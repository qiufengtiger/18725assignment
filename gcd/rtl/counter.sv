==> flow/design.v <==
module counter 
    #(parameter WL = 16)
    (input  logic               clk,
    input   logic               rst_b,
    input   logic               cnt_en,
    input   logic               cnt_rst,
    output  logic   [WL-1:0]    cnt);
    logic   [WL-1:0]    cnt_nxt;
    always_comb begin
        if (cnt_rst) cnt_nxt = 0;
        else cnt_nxt = cnt + 1;
    end
    register #(.WL(WL)) inst_reg_cnt (.clk(clk), .rst_b(rst_b), .d(cnt_nxt), .q(cnt), .wen(cnt_en));
endmodule: counter
module register 
    #(parameter WL = 1)
    (input  logic               clk,
    input   logic               rst_b,
    input   logic   [WL-1:0]    d,
    output  logic   [WL-1:0]    q,
    input   logic               wen);
    always_ff @(posedge clk, negedge rst_b) begin
        if (~rst_b)
            q <= 'b0;
        else begin
            if (wen)
                q <= d;
        end
    end
endmodule: register
======== Step by step through the tools: counter ========
The steps from the RTL of counter to its reports follow in flow order.
Lines are those of the file above, counted from 1.
Library cell names are shortened.
A cell with n/a has no value.
design
  design top .............................. counter
  clock port .............................. clk
  standard-cell library ................... sky130hd
  library corner .......................... tt_025C_1v80

======== Word level ========
Counts by Yosys on the flattened word-level netlist (proc, flatten, opt, wreduce; memories kept). Register bits leave out memories and registers merged into their read ports (data or address); mux counts leave out enables and synchronous resets folded into registers. Print and check cells are left out. Cells with the same type and inputs are merged into one.
operators by class
  mux-type cells .......................... 1
  $add $sub $neg .......................... 1
operators by type and width
  operator                                number
  adder 16 x 1 -> 16 bit with constant B  1
  two-way mux 16 bit                      1
storage and ports
  elaborated cells ........................ 3
  output and inout bits ................... 16
  bits in registers ....................... 16
  bits of input ports ..................... 4

======== Longest topological paths ========
Depth = most cells in a row (Yosys ltp): at word level without a register or memory, in the mapped netlist without a sequential cell, where the memories' decode and read muxes count.
logic depth
  depth after elaboration ................. 2
  ABC_AREA ................................ 0
  depth in mapped cells ................... 5
  depth with buffers taken out ............ 5

======== After synthesis ========
The flow's flattened synthesis, as Yosys stat reports it; memories are mapped. The netlist is that of the ABC_AREA named above (0 if unset); the other value can give another one.
Totals and module areas in this step are rounded.
mapped netlist
  mapped area ............................. 872 sq um
  sequential part of the area ............. 400 sq um
  buffers ................................. 3
  mapped cells ............................ 86
  flip-flops .............................. 16
cells by type
  type      number  area in all (sq um)
  dfrtp_1   16      400.384
  xnor2_1   7       61.309
  nand4_4   2       42.541
  nor2_1    11      41.29
  nor4_2    3       37.536
  o21ai_0   7       35.034
  nand3_1   4       20.019
  nand4_1   3       18.768
  nand2_1   4       15.014
  nor3_1    3       15.014
  ha_1      1       12.512
  nand2b_1  2       12.512
  nand4_2   1       12.512
  or3_1     2       12.512
  buf_6     1       11.261
  inv_1     3       11.261
  mux2_1    1       11.261
  a21oi_1   2       10.01
Not listed: further types 13, cells in them 13.
The figures by module come from a second, unflattened synthesis with its own total; it is not the netlist above.
second synthesis, totals
  cell total of the unflattened synthesis .. 97
  area (unflattened synthesis) ............ 1030 sq um
Each row is one instance without its submodules.
by module
  module            times used  seq. area (sq um)  area (sq um)  cells
  register (WL=16)  1           400                649           34
  counter           1           0.0                382           63

======== Path before layout ========
Source: OpenSTA report_checks on the synthesized netlist (no wires, ideal clock, input and output delay 20% of the period each), path of least setup slack; recovery checks are left aside. Register names are those of the netlist, which keeps one name where synthesis merged equal registers.
timing path after synthesis
  kind .................................... reg2reg
  start point ............................. register inst_reg_cnt.q[0]
  end point ............................... register inst_reg_cnt.q[14]
  slack ................................... 0.089 ns
  driving pins on the path ................ 6
  setup time .............................. 0.127 ns
  path delay .............................. 1.500 ns
  launch time at the first pin ............ 0.000 ns
  data required time ...................... 1.463 ns
  period .................................. 1.59 ns
  data arrival time ....................... 1.373 ns
  path buffers ............................ 0
  synthesis period reached ................ 1.501 ns
"path delay" = arrival - input delay + setup time.
"driving pins on the path": output pins that drive a net of the path, with the launching flip-flop's if there is one; two outputs of one cell count as two.
"synthesis period reached" is the clock period less the worst setup slack; recovery checks do not enter. This is arithmetic on one report: input and output delays are still those of the set period (20% each).
Between the ends stands the longest chain of elaborated cells between them, by number of cells; it is not shown to be the way that was timed. Of several equally long chains one is given.
Each line given opens the expression or statement behind the cell; cells for indexed reads and writes are added by Yosys, which also makes memories of some case tables.
between the ends, after synthesis
  cells stage by stage .................... dfrtp_1 > ha_1 > nand3_1 > nor2_2 > nand4_1 > mux2_1
  length of the longest elaborated chain .. 2
  elaborated cells on any way between the ends .. 2
  source lines of those cells ............. 2
  classes of those cells .................. add/sub: 1; mux: 1
ends and longest elaborated chain, after synthesis
  element                 RTL line  RTL
  from (decl)             20        output  logic   [WL-1:0]    q,
  from (assign)           24        q <= 'b0;
  from (assign)           27        q <= d;
  adder 16 x 1 -> 16 bit  11        else cnt_nxt = cnt + 1;
  two-way mux 16 bit      10        if (cnt_rst) cnt_nxt = 0;
  to (assign)             24
  to (assign)             27
  to (decl)               20

======== Timing after layout ========
Path of least setup slack in the final report of stored run 1 (OpenROAD, finished layout, wires in). Where an end is a register, its clock arrival counts in the times.
timing path post-layout
  kind .................................... in2reg
  start point ............................. input port cnt_en
  end point ............................... register inst_reg_cnt.q[13]
  setup time .............................. 0.11 ns
  external input delay .................... 0.52 ns
  period .................................. 2.58 ns
  driving pins on the path ................ 5
  path buffers ............................ 1
  data arrival time ....................... 2.06 ns
  slack ................................... 0.67 ns
  data required time ...................... 2.73 ns
  launch time at the first pin ............ 0.52 ns
between the ends, post-layout
  cells stage by stage .................... clkdlybuf4s50_1 > nand4_4 > nor4_2 > xnor2_1 > nor2_1
ends and longest elaborated chain, post-layout
  element      RTL line  RTL
  from (decl)  5         input   logic               cnt_en,
  to (assign)  24        q <= 'b0;
  to (assign)  27        q <= d;
  to (decl)    20        output  logic   [WL-1:0]    q,
No chain of elaborated cells between the ends is given.

Add stored flow runs of counter

2 stored runs of counter in the flow (synthesis by Yosys, layout by OpenROAD, sky130hd cells), in arbitrary order. Constraints: input delay and output delay 20% of the set period each, output load 0.01 pF.
"period reached" means the clock period less the worst setup slack. The figure is calculated, with input and output delays left at 20% of the set period.
"total power of the final layout": no workload was simulated; the value follows from the tool's default switching activity.
Results are given in rounded form.

======== stored run 1 ========
==> flow/run.sh <==
#!/bin/bash
# the make line also repeats the synthesis and layout settings of config.mk as NAME=value (left out here)
make -C /OpenROAD-flow-scripts/flow DESIGN_CONFIG=/design/flow/config.mk WORK_HOME=/design/flow/orfs CLKGATE_MAP_FILE= finish
==> flow/config.mk <==
export PLATFORM = sky130hd
export DESIGN_NAME = counter
export DESIGN_NICKNAME = counter
export VERILOG_FILES = /design/flow/design.v
export SDC_FILE = /design/flow/constraint.sdc
export NUM_CORES = 4
export LEC_CHECK = 0
export ABC_AREA = 0
export CAP_MARGIN = 20
export CELL_PAD_IN_SITES_DETAIL_PLACEMENT = 2
export CELL_PAD_IN_SITES_GLOBAL_PLACEMENT = 0
export CORE_ASPECT_RATIO = 0.89
export CORE_MARGIN = 2
export CORE_UTILIZATION = 23
export PLACE_DENSITY_LB_ADDON = 0.19
export SETUP_SLACK_MARGIN = -0.07
export SLEW_MARGIN = 20
==> flow/constraint.sdc <==
create_clock -name core_clock -period 2.58 [get_ports {clk}]
set_input_delay 0.5160 -clock core_clock [delete_from_list [all_inputs] [get_ports {clk}]]
set_output_delay 0.5160 -clock core_clock [all_outputs]
set_load 0.01 [all_outputs]

-------- measured, stored run 1 --------
  standard-cell area of the final layout .. 1160 sq um
  worst hold slack ........................ 0.559 ns
  total power of the final layout ......... 0.543 mW
  netlist area reported by Yosys .......... 872 sq um
  period reached .......................... 1.907 ns
  smallest setup slack .................... 0.673 ns
  die size ................................ 4300 sq um
  final design utilization ................ 31.4 %
  total negative slack .................... 0.000 ns

======== stored run 2 ========
==> flow/run.sh <==
#!/bin/bash
# the make line also repeats the synthesis and layout settings of config.mk as NAME=value (left out here)
make -C /OpenROAD-flow-scripts/flow DESIGN_CONFIG=/design/flow/config.mk WORK_HOME=/design/flow/orfs CLKGATE_MAP_FILE= finish
==> flow/config.mk <==
export PLATFORM = sky130hd
export DESIGN_NAME = counter
export DESIGN_NICKNAME = counter
export VERILOG_FILES = /design/flow/design.v
export SDC_FILE = /design/flow/constraint.sdc
export NUM_CORES = 4
export LEC_CHECK = 0
export ABC_AREA = 1
export CAP_MARGIN = 0
export CELL_PAD_IN_SITES_DETAIL_PLACEMENT = 0
export CELL_PAD_IN_SITES_GLOBAL_PLACEMENT = 3
export CORE_MARGIN = 9
export CORE_UTILIZATION = 59
export CTS_CLUSTER_SIZE = 67
export GPL_ROUTABILITY_DRIVEN = 1
export PLACE_DENSITY_LB_ADDON = 0.02
export SLEW_MARGIN = 0
export TNS_END_PERCENT = 45
==> flow/constraint.sdc <==
create_clock -name core_clock -period 1.14 [get_ports {clk}]
set_input_delay 0.2280 -clock core_clock [delete_from_list [all_inputs] [get_ports {clk}]]
set_output_delay 0.2280 -clock core_clock [all_outputs]
set_load 0.01 [all_outputs]

-------- stored run 2 --------
  unfinished; error FLW-0024 in placement
