==> flow/design.v <==
module datapath 
    #(parameter WL = 8)
    (input  logic               clk,
    input   logic               rst_b,
    input   logic   [WL-1:0]    op_a,
    input   logic   [WL-1:0]    op_b,
    output  logic   [WL-1:0]    res,
    input logic [1:0] mux_A_select,
    input logic mux_B_select,
    output logic A_B_lt_result,
    output logic B_0_ne_result,
    input logic reg_A_wen,
    input logic reg_B_wen);
    logic [WL-1:0] mux_A_out, mux_B_out;
    logic [WL-1:0] reg_A_out, reg_B_out;
    logic [WL-1:0] subtract_out;
    register #(.WL(WL)) inst_reg_A (.clk(clk), .rst_b(rst_b), .d(mux_A_out), .q(reg_A_out), .wen(reg_A_wen));
    register #(.WL(WL)) inst_reg_B (.clk(clk), .rst_b(rst_b), .d(mux_B_out), .q(reg_B_out), .wen(reg_B_wen));
    mux4 #(.WL(WL)) inst_mux_A (.in3({(WL){1'b0}}), .in2(reg_B_out), .in1(subtract_out), .in0(op_a), .select(mux_A_select), .result(mux_A_out));
    mux2 #(.WL(WL)) inst_mux_B (.in1(reg_A_out), .in0(op_b), .select(mux_B_select), .result(mux_B_out));
    lt2 #(.WL(WL)) inst_lt (.comparand1(reg_A_out), .comparand2(reg_B_out), .result(A_B_lt_result));
    ne2 #(.WL(WL)) inst_ne (.comparand1(reg_B_out), .comparand2({(WL){1'b0}}), .result(B_0_ne_result));
    subtract2 #(.WL(WL)) inst_sub (.minuend(reg_A_out), .subtrahend(reg_B_out), .difference(subtract_out));
    assign res = reg_A_out;
endmodule: datapath
module ne2
    #(parameter WL = 8)
    (input logic [WL-1:0] comparand1,
    input logic [WL-1:0] comparand2,
    output logic result);
    assign result = (comparand1 != comparand2);
endmodule: ne2
module lt2
    #(parameter WL = 8)
    (input logic [WL-1:0] comparand1,
    input logic [WL-1:0] comparand2,
    output logic  result);
    assign result = (comparand1 < comparand2);
endmodule: lt2
module subtract2
    #(parameter WL = 8)
    (input logic [WL-1:0] minuend,
    input logic [WL-1:0] subtrahend,
    output logic [WL-1:0] difference);
    assign difference = minuend - subtrahend;
endmodule: subtract2
module mux2
    #(parameter WL = 8)
    (input logic [WL-1:0] in1,
    input logic [WL-1:0] in0,
    input logic select,
    output logic [WL-1:0] result);
    assign result = (select) ? in1 : in0;
endmodule: mux2
module mux4
    #(parameter WL = 8)
    (input logic [WL-1:0] in3,
    input logic [WL-1:0] in2,
    input logic [WL-1:0] in1,
    input logic [WL-1:0] in0,
    input logic [1:0] select,
    output logic [WL-1:0] result);
    assign result = select[1] ? (select[0] ? in3 : in2) : (select[0] ? in1 : in0);
endmodule: mux4
module register 
    #(parameter WL = 1)
    (input  logic               clk,
    input   logic               rst_b,
    input   logic   [WL-1:0]    d,
    output  logic   [WL-1:0]    q,
    input   logic               wen);
    always_ff @(posedge clk, negedge rst_b) begin
        if (~rst_b)
            q <= 'b0;
        else begin
            if (wen)
                q <= d;
        end
    end
endmodule: register
Reports on datapath
What the tools print for datapath, step after step.
Line numbers count from 1 in the design file above.
Library cell names are shortened.
{"block": "inputs", "design": "datapath", "clk_port": "clk", "cell_library": "sky130hd", "pvt_corner": "tt_025C_1v80"}

Word-level counts
Source: Yosys, flattened and elaborated, memories not mapped. Widths are those after wreduce; folded enables and synchronous resets count as part of the registers. Registers that Yosys merges into a memory's read port (data or address) are not register bits. Print and check cells do not count. Equal cells are merged and count once.
{"block": "bits", "ff_bits": 16, "inputBits": 23, "output_inout_bits": 10, "wordCells": 9}
{"block": "classes", "addsub": 1, "n_cmp": 1, "n_mux": 4, "n_reduce_logical": 1}
{"block": "ops", "op": "two-way mux 8 bit", "n": 4}
{"block": "ops", "op": "subtractor 8 bit", "n": 1}
{"block": "ops", "op": "less-than comparator 8 bit", "n": 1}
{"block": "ops", "op": "nonzero test 8 bit", "n": 1}

Depth
Yosys ltp: most cells in a row. Word level: on the elaborated netlist, between registers, memories and ports. Mapped: between sequential cells and ports; inverters and the memories' decode and read muxes count.
{"block": "depth", "depth_word": 3, "abc_area": 0, "ltp_mapped": 9, "mapped_depth_nobuf": 9}

Netlist
The flow's flattened synthesis, as Yosys stat reports it; memories are mapped. The netlist is that of the ABC_AREA named above (0 if unset); the other value can give another one.
{"block": "by_type", "type": "dfrtp_1", "n": 16, "area_total_um2": 400.384}
{"block": "by_type", "type": "mux2i_1", "n": 13, "area_total_um2": 130.125}
{"block": "by_type", "type": "ha_1", "n": 8, "area_total_um2": 100.096}
{"block": "by_type", "type": "nor2_1", "n": 19, "area_total_um2": 71.318}
{"block": "by_type", "type": "a21oi_1", "n": 14, "area_total_um2": 70.067}
{"block": "by_type", "type": "inv_1", "n": 11, "area_total_um2": 41.29}
{"block": "by_type", "type": "nand2_1", "n": 8, "area_total_um2": 30.029}
{"block": "by_type", "type": "o21ai_0", "n": 6, "area_total_um2": 30.029}
{"block": "by_type", "type": "mux2_1", "n": 2, "area_total_um2": 22.522}
{"block": "by_type", "type": "o21a_1", "n": 3, "area_total_um2": 22.522}
{"block": "by_type", "type": "buf_2", "n": 4, "area_total_um2": 20.019}
{"block": "by_type", "type": "fa_1", "n": 1, "area_total_um2": 20.019}
{"block": "by_type", "type": "o311ai_0", "n": 2, "area_total_um2": 17.517}
{"block": "by_type", "type": "xnor2_1", "n": 2, "area_total_um2": 17.517}
{"block": "by_type", "type": "o41ai_2", "n": 1, "area_total_um2": 16.266}
{"block": "by_type", "type": "a21o_1", "n": 2, "area_total_um2": 15.014}
{"block": "by_type", "type": "a31oi_1", "n": 2, "area_total_um2": 12.512}
{"block": "by_type", "type": "nor3b_2", "n": 1, "area_total_um2": 12.512}
Other cell types: 20; their cells: 25.
{"block": "mapped", "cell_count": 140, "yosys_area_um2": 1217.4, "seq_area_um2": 400.4, "flip_flops": 16, "n_buf": 7}
The figures by module come from a second, unflattened synthesis with its own total; it is not the netlist above.
{"block": "hier_totals", "hier_cells": 133, "hier_area_um2": 1589.0}
Each row is one instance without its submodules.
{"block": "modules", "mod": "register (WL=8)", "instances": 2, "n_cells": 17, "area_um2": 331.6, "seq_area_um2": 200.2}
{"block": "modules", "mod": "subtract2 (WL=8)", "instances": 1, "n_cells": 43, "area_um2": 331.6, "seq_area_um2": 0.0}
{"block": "modules", "mod": "mux4 (WL=8)", "instances": 1, "n_cells": 10, "area_um2": 196.4, "seq_area_um2": 0.0}
{"block": "modules", "mod": "lt2 (WL=8)", "instances": 1, "n_cells": 25, "area_um2": 176.4, "seq_area_um2": 0.0}
{"block": "modules", "mod": "mux2 (WL=8)", "instances": 1, "n_cells": 9, "area_um2": 131.4, "seq_area_um2": 0.0}
{"block": "modules", "mod": "ne2 (WL=8)", "instances": 1, "n_cells": 11, "area_um2": 86.3, "seq_area_um2": 0.0}
{"block": "modules", "mod": "datapath", "instances": 1, "n_cells": 1, "area_um2": 3.8, "seq_area_um2": 0.0}

Timing after synthesis
OpenSTA on the mapped netlist: ideal clock, no wires. The path of least setup slack (recovery checks aside). Input and output delay are each 20% of the period. Register names are those of the netlist, which keeps one name where synthesis merged equal registers.
{"block": "synth_timing", "kind": "register to output", "start": "reg inst_reg_A.q[0]", "end": "out A_B_lt_result", "tclk_ns": 3.86, "output_delay_ns": 0.772, "t_first_pin_ns": 0.000, "t_arrival_ns": 1.965, "required_time_ns": 3.088, "slack_ns": 1.123, "delay_ns": 1.965, "path_stages": 10, "path_buffers": 0, "synth_period_reached_ns": 2.737}
"delay_ns" is the arrival time less input delay plus setup time.
A path that ends at an output port has no setup time.
"path_stages": output pins that drive a net of the path, with the launching flip-flop's if there is one; two outputs of one cell count as two.
"synth_period_reached_ns" = period - worst setup slack (recovery checks aside). The figure is calculated, with input and output delays left at 20% of the set period.
Between the ends stands the longest chain of elaborated cells between them, by number of cells; it is not shown to be the way that was timed. Of several equally long chains one is given.
Each line given opens the expression or statement behind the cell; cells for indexed reads and writes are added by Yosys, which also makes memories of some case tables.
{"block": "synth_between", "path_cell_list": "dfrtp_1 -> inv_1 -> ha_1 -> inv_1 -> fa_1 -> a21o_1 -> a211o_1 -> a21oi_2 -> nor2_1 -> nor3b_2", "elab_chain_cells": 1, "cone_cells": 1, "lines_between": 1, "classes_between": "1 x compare"}
{"block": "synth_lines", "element": "start: declaration", "line_no": 70, "rtl": "output  logic   [WL-1:0]    q,"}
{"block": "synth_lines", "element": "start: assignment", "line_no": 74, "rtl": "q <= 'b0;"}
{"block": "synth_lines", "element": "start: assignment", "line_no": 77, "rtl": "q <= d;"}
{"block": "synth_lines", "element": "less-than comparator 8 bit", "line_no": 38, "rtl": "assign result = (comparand1 < comparand2);"}
{"block": "synth_lines", "element": "end: declaration", "line_no": 10, "rtl": "output logic A_B_lt_result,"}

Worst path after layout
Path of least setup slack in the final report of entry B (OpenROAD, finished layout, wires in). Where an end is a register, its clock arrival counts in the times.
{"block": "layout_timing", "kind": "register to output", "start": "reg inst_reg_A.q[0]", "end": "out A_B_lt_result", "tclk_ns": 3.88, "output_delay_ns": 0.78, "t_first_pin_ns": 0.26, "t_arrival_ns": 2.41, "required_time_ns": 3.10, "slack_ns": 0.70, "path_stages": 11, "path_buffers": 1}
Between the ends stands the longest chain of elaborated cells between them, by number of cells; it is not shown to be the way that was timed. Of several equally long chains one is given.
{"block": "layout_between", "path_cell_list": "dfrtp_1 -> inv_2 -> ha_4 -> inv_1 -> fa_2 -> a21o_1 -> a211o_1 -> a21oi_2 -> nor2_1 -> nor3b_2 -> buf_2", "elab_chain_cells": 1, "cone_cells": 1, "lines_between": 1, "classes_between": "1 x compare"}
{"block": "layout_lines", "element": "start: declaration", "line_no": 70, "rtl": "output  logic   [WL-1:0]    q,"}
{"block": "layout_lines", "element": "start: assignment", "line_no": 74, "rtl": "q <= 'b0;"}
{"block": "layout_lines", "element": "start: assignment", "line_no": 77, "rtl": "q <= d;"}
{"block": "layout_lines", "element": "less-than comparator 8 bit", "line_no": 38, "rtl": "assign result = (comparand1 < comparand2);"}
{"block": "layout_lines", "element": "end: declaration", "line_no": 10, "rtl": "output logic A_B_lt_result,"}

Lab notebook: datapath

Top module datapath; platform sky130hd; tools Yosys and OpenROAD; 2 stored runs in no particular order. Input and output delays are each 20% of the period that was set; the output load is 0.01 pF.
"period_reached_ns" means the clock period less the worst setup slack. The figure is calculated, with input and output delays left at 20% of the set period.
"worst_path_time_ns" means the part of the period allowed to the worst setup path (the constraints hold back 20% at inputs and 20% at outputs) less its slack; where the path has registers, the arrival times of their clocks count too.
"power_total_mw" rests on the timing tool's default activity at the inputs, not on a simulated workload.

{"run": "entry A", "settings": { "period_ns": 1.97, "CORE_UTILIZATION": 68, "SETUP_SLACK_MARGIN": 0.1, "PLACE_DENSITY": 0.82, "CELL_PAD_IN_SITES_GLOBAL_PLACEMENT": 3, "CELL_PAD_IN_SITES_DETAIL_PLACEMENT": 2, "GPL_ROUTABILITY_DRIVEN": 0, "CAP_MARGIN": 15, "MIN_ROUTING_LAYER": "met1", "CORE_MARGIN": 2, "SLEW_MARGIN": 20 }, "outcome": "did not finish, placement stopped with GPL-0301"}
{"run": "entry B", "settings": { "period_ns": 3.88, "CORE_UTILIZATION": 37, "SETUP_SLACK_MARGIN": 0.62, "PLACE_DENSITY_LB_ADDON": 0.22, "CORE_ASPECT_RATIO": 0.61, "CELL_PAD_IN_SITES_DETAIL_PLACEMENT": 2, "TNS_END_PERCENT": 15, "GPL_TIMING_DRIVEN": 1, "MAX_ROUTING_LAYER": "met4", "CAP_MARGIN": 20, "CORE_MARGIN": 2, "SLEW_MARGIN": 20 }, "results": { "total_negative_slack_ns": 0.000, "power_total_mw": 0.8716, "synth_chip_area_um2": 1217.4, "period_reached_ns": 3.182, "layout_stdcell_area_um2": 1665.3, "worstSetupSlack_ns": 0.698, "fin_util_pct": 52.3, "worst_path_time_ns": 2.41, "worst_setup_path_type": "register to output", "final_hold_ws_ns": 0.596, "design.die.area_um2": 3779.3 }}
